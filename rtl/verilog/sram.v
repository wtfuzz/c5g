==> flow/design.v <==
module wb_sram16 #(
  parameter                  adr_width = 18,    
  parameter                  latency   = 0     
) (
  input                      clk,
  input                      reset,
  input                      wb_stb_i,
  input                      wb_cyc_i,
  output reg                 wb_ack_o,
  input                      wb_we_i,
  input               [31:0] wb_adr_i,
  input                [3:0] wb_sel_i,
  input               [31:0] wb_dat_i,
  output reg          [31:0] wb_dat_o,
  output reg [adr_width-1:0] sram_adr,
  inout               [15:0] sram_dat,
  output reg           [1:0] sram_be_n,     
  output reg                 sram_ce_n,     
  output reg                 sram_oe_n,     
  output reg                 sram_we_n      
);
wire wb_rd = wb_stb_i & wb_cyc_i & ~wb_we_i & ~wb_ack_o;
wire wb_wr = wb_stb_i & wb_cyc_i &  wb_we_i & ~wb_ack_o;
wire [adr_width-1:0] adr1 = { wb_adr_i[adr_width:2], 1'b0 };
wire [adr_width-1:0] adr2 = { wb_adr_i[adr_width:2], 1'b1 };
reg [15:0] wdat;
reg        wdat_oe;
assign sram_dat = wdat_oe ? wdat : 16'bz;
reg  [2:0] lcount;
parameter s_idle   = 3'd0;
parameter s_read1  = 3'd1;
parameter s_read2  = 3'd2;
parameter s_write1 = 3'd3;
parameter s_write2 = 3'd4;
parameter s_write3 = 3'd5;
reg [2:0] state;
always @(posedge clk)
begin
  if (reset) begin
    state    <= s_idle;
    lcount   <= 0;
    wb_ack_o <= 0;
  end else begin
    case (state)
    s_idle: begin
      wb_ack_o <= 0;
      if (wb_rd) begin
        sram_ce_n  <=  0;
        sram_oe_n  <=  0;
        sram_we_n  <=  1;
        sram_adr   <=  adr1;
        sram_be_n  <=  2'b00;
        wdat_oe    <=  0;
        lcount     <=  latency;
        state      <=  s_read1;
      end else if (wb_wr) begin
        sram_ce_n  <=  0;
        sram_oe_n  <=  1;
        sram_we_n  <=  0;
        sram_adr   <=  adr1;
        sram_be_n  <= ~wb_sel_i[1:0];
        wdat       <=  wb_dat_i[15:0];
        wdat_oe    <=  1;
        lcount     <=  latency;
        state      <=  s_write1;
      end else begin
        sram_ce_n  <=  1;
        sram_oe_n  <=  1;
        sram_we_n  <=  1;
      end
    end
    s_read1: begin
      if (lcount != 0) begin
        lcount     <= lcount - 1;
      end else begin
        wb_dat_o[15:0] <= sram_dat;
        sram_ce_n  <=  0;
        sram_oe_n  <=  0;
        sram_we_n  <=  1;
        sram_adr   <=  adr2;
        sram_be_n  <=  2'b00;
        wdat_oe    <=  0;
        lcount     <=  latency;
        state      <=  s_read2;
      end
    end
    s_read2: begin
      if (lcount != 0) begin
        lcount     <= lcount - 1;
      end else begin
        wb_dat_o[31:16] <= sram_dat;
        wb_ack_o   <=  1;
        sram_ce_n  <=  1;
        sram_oe_n  <=  1;
        sram_we_n  <=  1;
        state      <=  s_idle;
      end
    end
    s_write1: begin
      if (lcount != 0) begin
        lcount     <= lcount - 1;
      end else begin
        sram_ce_n  <=  0;
        sram_oe_n  <=  1;
        sram_we_n  <=  1;
        state      <=  s_write2;
      end
    end
    s_write2: begin
        sram_ce_n  <=  0;
        sram_oe_n  <=  1;
        sram_we_n  <=  0;
        sram_adr   <=  adr2;
        sram_be_n  <= ~wb_sel_i[3:2];
        wdat       <=  wb_dat_i[31:16];
        wdat_oe    <=  1;
        lcount     <=  latency;
        wb_ack_o   <=  1;
        state      <=  s_write3;
    end
    s_write3: begin
      wb_ack_o   <=  0;
      if (lcount != 0) begin
        lcount     <= lcount - 1;
      end else begin
        sram_ce_n  <=  1;
        sram_oe_n  <=  1;
        sram_we_n  <=  1;
        wdat_oe    <=  0;
        state      <=  s_idle;
      end
    end
    endcase
  end
end
endmodule
# Step by step through the tools: wb_sram16
# Tool output for the design above, in the order of the flow.
# Line numbers count from 1 in the design file above.
# Operators carry their Yosys type and port widths (W data, S select, Z words).
# Library cell names are shortened.
# The mark n/a stands for no value.
# setup
top_module	wb_sram16
clk_port	clk
lib	sky130hd
corner	tt_025C_1v80

# Word-level counts
# Counts by Yosys on the flattened word-level netlist (proc, flatten, opt, wreduce; memories kept). Register bits leave out memories and registers merged into their read ports (data or address). Print and check cells are left out. Cells with the same type and inputs are merged into one.
# bits
register_bits	79
input_bits	73
# op_classes
add_sub_neg	1
eq_ne	17
n_mux	36
bitwise	11
reduce_logical	24
# ops
operator	n
$pmux W18 S3	1
$mux W18	3
$mux W16	3
$pmux W16 S2	1
$mux W3	9
$ne A2 B2 Y1 const B	10
$reduce_and A4 Y1	5
$pmux W3 S5	1
$reduce_and A3 Y1	4
$pmux W3 S4	1
$reduce_bool A3 Y1	3
$pmux W1 S3	3
$reduce_or A2 Y1	4
$pmux W1 S4	2
$mux W1	8
$eq A3 B2 Y1 const B	2
$eq A3 B3 Y1 const B	2
$reduce_bool A6 Y1	1
$pmux W2 S3	1
$mux W2	3
$and A1 B1 Y1	5
$reduce_and A5 Y1	1
$not A1 Y1	4
$not A2 Y2	2
$reduce_bool A4 Y1	1
$reduce_or A4 Y1	1
$sub A3 B1 Y3 const B	1
$eq A3 B1 Y1 const B	1
# Other operator kinds: 6; their cells: 6.

# Depth
# Longest topological path by Yosys (ltp), each cell counted once; first at word level (registers and memories cut), then after technology mapping (sequential cells cut; the memories' decode and read muxes count).
# logic_depth
word_depth	6
ABC_AREA	0
mapped_depth	6

# Mapped cells and area
# Yosys stat after the flow's synthesis: flattened, memories mapped to cells. It holds for the ABC_AREA given above (unset counts as 0); a run with the other value may have another netlist.
# synth_totals
cells	167
area_um2	2944.1
seqArea_um2	2332.2
flip_flops	81
n_buf	5
# types
type	n
edfxtp_1	71
dfxtp_1	10
mux2_2	16
a21oi_1	8
a221oi_1	4
nor3_4	2
nand2b_1	5
nand2_1	8
ha_1	2
nor3b_1	3
inv_1	5
nor2_1	5
or2_2	3
clkbuf_1	4
o31ai_1	2
nand4_1	2
o22ai_1	2
a32o_1	1
# Other cell types: 13; their cells: 14.

# Path before layout
# Source: OpenSTA report_checks on the synthesized netlist (no wires, ideal clock, input and output delay 20% of the period each), path of least setup slack; recovery checks are left aside. Register names are those of the netlist, which keeps one name where synthesis merged equal registers.
# synth_path
kind	input port to flip-flop
from	input reset
to	register wb_dat_o[16]
clock_period_ps	2500
setup_ps	413
arrival_ps	2165
required_time_ps	2087
path_slack_ps	-78
path_delay_ps	2078
stages	3
path_buffers	2
synth_period_reached_ps	2578
# "path_delay_ps" = arrival - input delay + setup time.
# "stages" counts driving pins, that of a launching flip-flop among them; a cell with two outputs on the path counts twice.
# "synth_period_reached_ps" is the clock period less the worst setup slack; recovery checks do not enter. This is arithmetic on one report: input and output delays are still those of the set period (20% each).
# Between the ends stands the longest chain of elaborated cells between them, by number of cells; it is not shown to be the way that was timed. Of several equally long chains one is given.
# Each line given opens the expression or statement behind the cell; cells for indexed reads and writes are added by Yosys, which also makes memories of some case tables.
# synth_between
cell_sequence	clkbuf_1 clkbuf_1 nor3b_1
elab_chain_cells	2
cells_between	2
lines_between	0
cone_classes	logic: 1; reduce/logical: 1
# synth_lines
item	line	rtl
start: declaration	6	input                      reset,
$not A1 Y1	n/a
$reduce_and A3 Y1	n/a
end: assignment	91	wb_dat_o[31:16] <= sram_dat;
end: declaration	14	output reg          [31:0] wb_dat_o,

# Timing after layout
# Path of least setup slack in the final report of record 2 (OpenROAD, finished layout, wires in). Where an end is a register, its clock arrival counts in the times.
# The path's times are printed in steps of 10 ps; the period is the one set.
# layout_path
kind	input port to flip-flop
from	input reset
to	register sram_adr[9]
clock_period_ps	3680
setup_ps	310
arrival_ps	2630
required_time_ps	3720
path_slack_ps	1090
stages	4
path_buffers	2
# Between the ends stands the longest chain of elaborated cells between them, by number of cells; it is not shown to be the way that was timed. Of several equally long chains one is given.
# A register here has more assigning lines than the two given.
# layout_between
cell_sequence	clkdlybuf4s50_1 a21oi_1 and3b_1 buf_4
elab_chain_cells	2
cells_between	2
lines_between	0
cone_classes	logic: 1; reduce/logical: 1
# layout_lines
item	line	rtl
start: declaration	6	input                      reset,
$not A1 Y1	n/a
$reduce_and A4 Y1	n/a
end: assignment	51	sram_adr   <=  adr1;
end: assignment	60	sram_adr   <=  adr1;
end: declaration	15	output reg [adr_width-1:0] sram_adr,

Record of 2 stored runs of the RTL-to-layout flow on wb_sram16, platform sky130hd. The runs are unordered. Constraints: input delay and output delay 20% of the set period each, output load 0.01 pF.
"worst_setup_path_time_ps" = time allowed to the worst setup path (clock period - input delay - output delay, where it has them) - its slack; a late launch clock adds to it, a late capture clock takes from it.
"final_power_uw" rests on the timing tool's default activity at the inputs, not on a simulated workload.
"worst_setup_path_time_ps" is given in steps of 10 ps.

Record 1, flow files:
==> flow/run.sh <==
#!/bin/bash
# the make line also repeats the synthesis and layout settings of config.mk as NAME=value (left out here)
make -C /OpenROAD-flow-scripts/flow DESIGN_CONFIG=/design/flow/config.mk WORK_HOME=/design/flow/orfs CLKGATE_MAP_FILE= finish
==> flow/config.mk <==
export PLATFORM = sky130hd
export DESIGN_NAME = wb_sram16
export DESIGN_NICKNAME = wb_sram16
export VERILOG_FILES = /design/flow/design.v
export SDC_FILE = /design/flow/constraint.sdc
export NUM_CORES = 4
export LEC_CHECK = 0
export CAP_MARGIN = 20
export CORE_MARGIN = 7
export CORE_UTILIZATION = 67
export CTS_CLUSTER_DIAMETER = 169
export GPL_ROUTABILITY_DRIVEN = 1
export GPL_TIMING_DRIVEN = 1
export MAX_ROUTING_LAYER = met4
export MIN_ROUTING_LAYER = met2
export PLACE_DENSITY_LB_ADDON = 0.13
export SLEW_MARGIN = 40
export TNS_END_PERCENT = 15
==> flow/constraint.sdc <==
create_clock -name core_clock -period 2.1 [get_ports {clk}]
set_input_delay 0.4200 -clock core_clock [delete_from_list [all_inputs] [get_ports {clk}]]
set_output_delay 0.4200 -clock core_clock [all_outputs]
set_load 0.01 [all_outputs]

Record 1: not finished: placement ended with error FLW-0024

Record 2, flow files:
==> flow/run.sh <==
#!/bin/bash
# the make line also repeats the synthesis and layout settings of config.mk as NAME=value (left out here)
make -C /OpenROAD-flow-scripts/flow DESIGN_CONFIG=/design/flow/config.mk WORK_HOME=/design/flow/orfs CLKGATE_MAP_FILE= finish
==> flow/config.mk <==
export PLATFORM = sky130hd
export DESIGN_NAME = wb_sram16
export DESIGN_NICKNAME = wb_sram16
export VERILOG_FILES = /design/flow/design.v
export SDC_FILE = /design/flow/constraint.sdc
export NUM_CORES = 4
export LEC_CHECK = 0
export ABC_AREA = 0
export CAP_MARGIN = 20
export CORE_MARGIN = 7
export CORE_UTILIZATION = 57
export CTS_CLUSTER_DIAMETER = 393
export CTS_CLUSTER_SIZE = 63
export GPL_ROUTABILITY_DRIVEN = 0
export MIN_ROUTING_LAYER = met2
export PLACE_DENSITY_LB_ADDON = 0.02
export SLEW_MARGIN = 20
export TNS_END_PERCENT = 20
==> flow/constraint.sdc <==
create_clock -name core_clock -period 3.68 [get_ports {clk}]
set_input_delay 0.7360 -clock core_clock [delete_from_list [all_inputs] [get_ports {clk}]]
set_output_delay 0.7360 -clock core_clock [all_outputs]
set_load 0.01 [all_outputs]

==> results of record 2, as CSV <==
result,value
setup_tns_ps,0
final_cell_area_um2,4399.2
yosys_chip_area_um2,2944.1
die_footprint_um2,7373.7
final_power_uw,1918
setup_ws_ps,1091
fin_hold_ws_ps,470
worst_setup_path_time_ps,1850
path_kind,"input port to flip-flop"
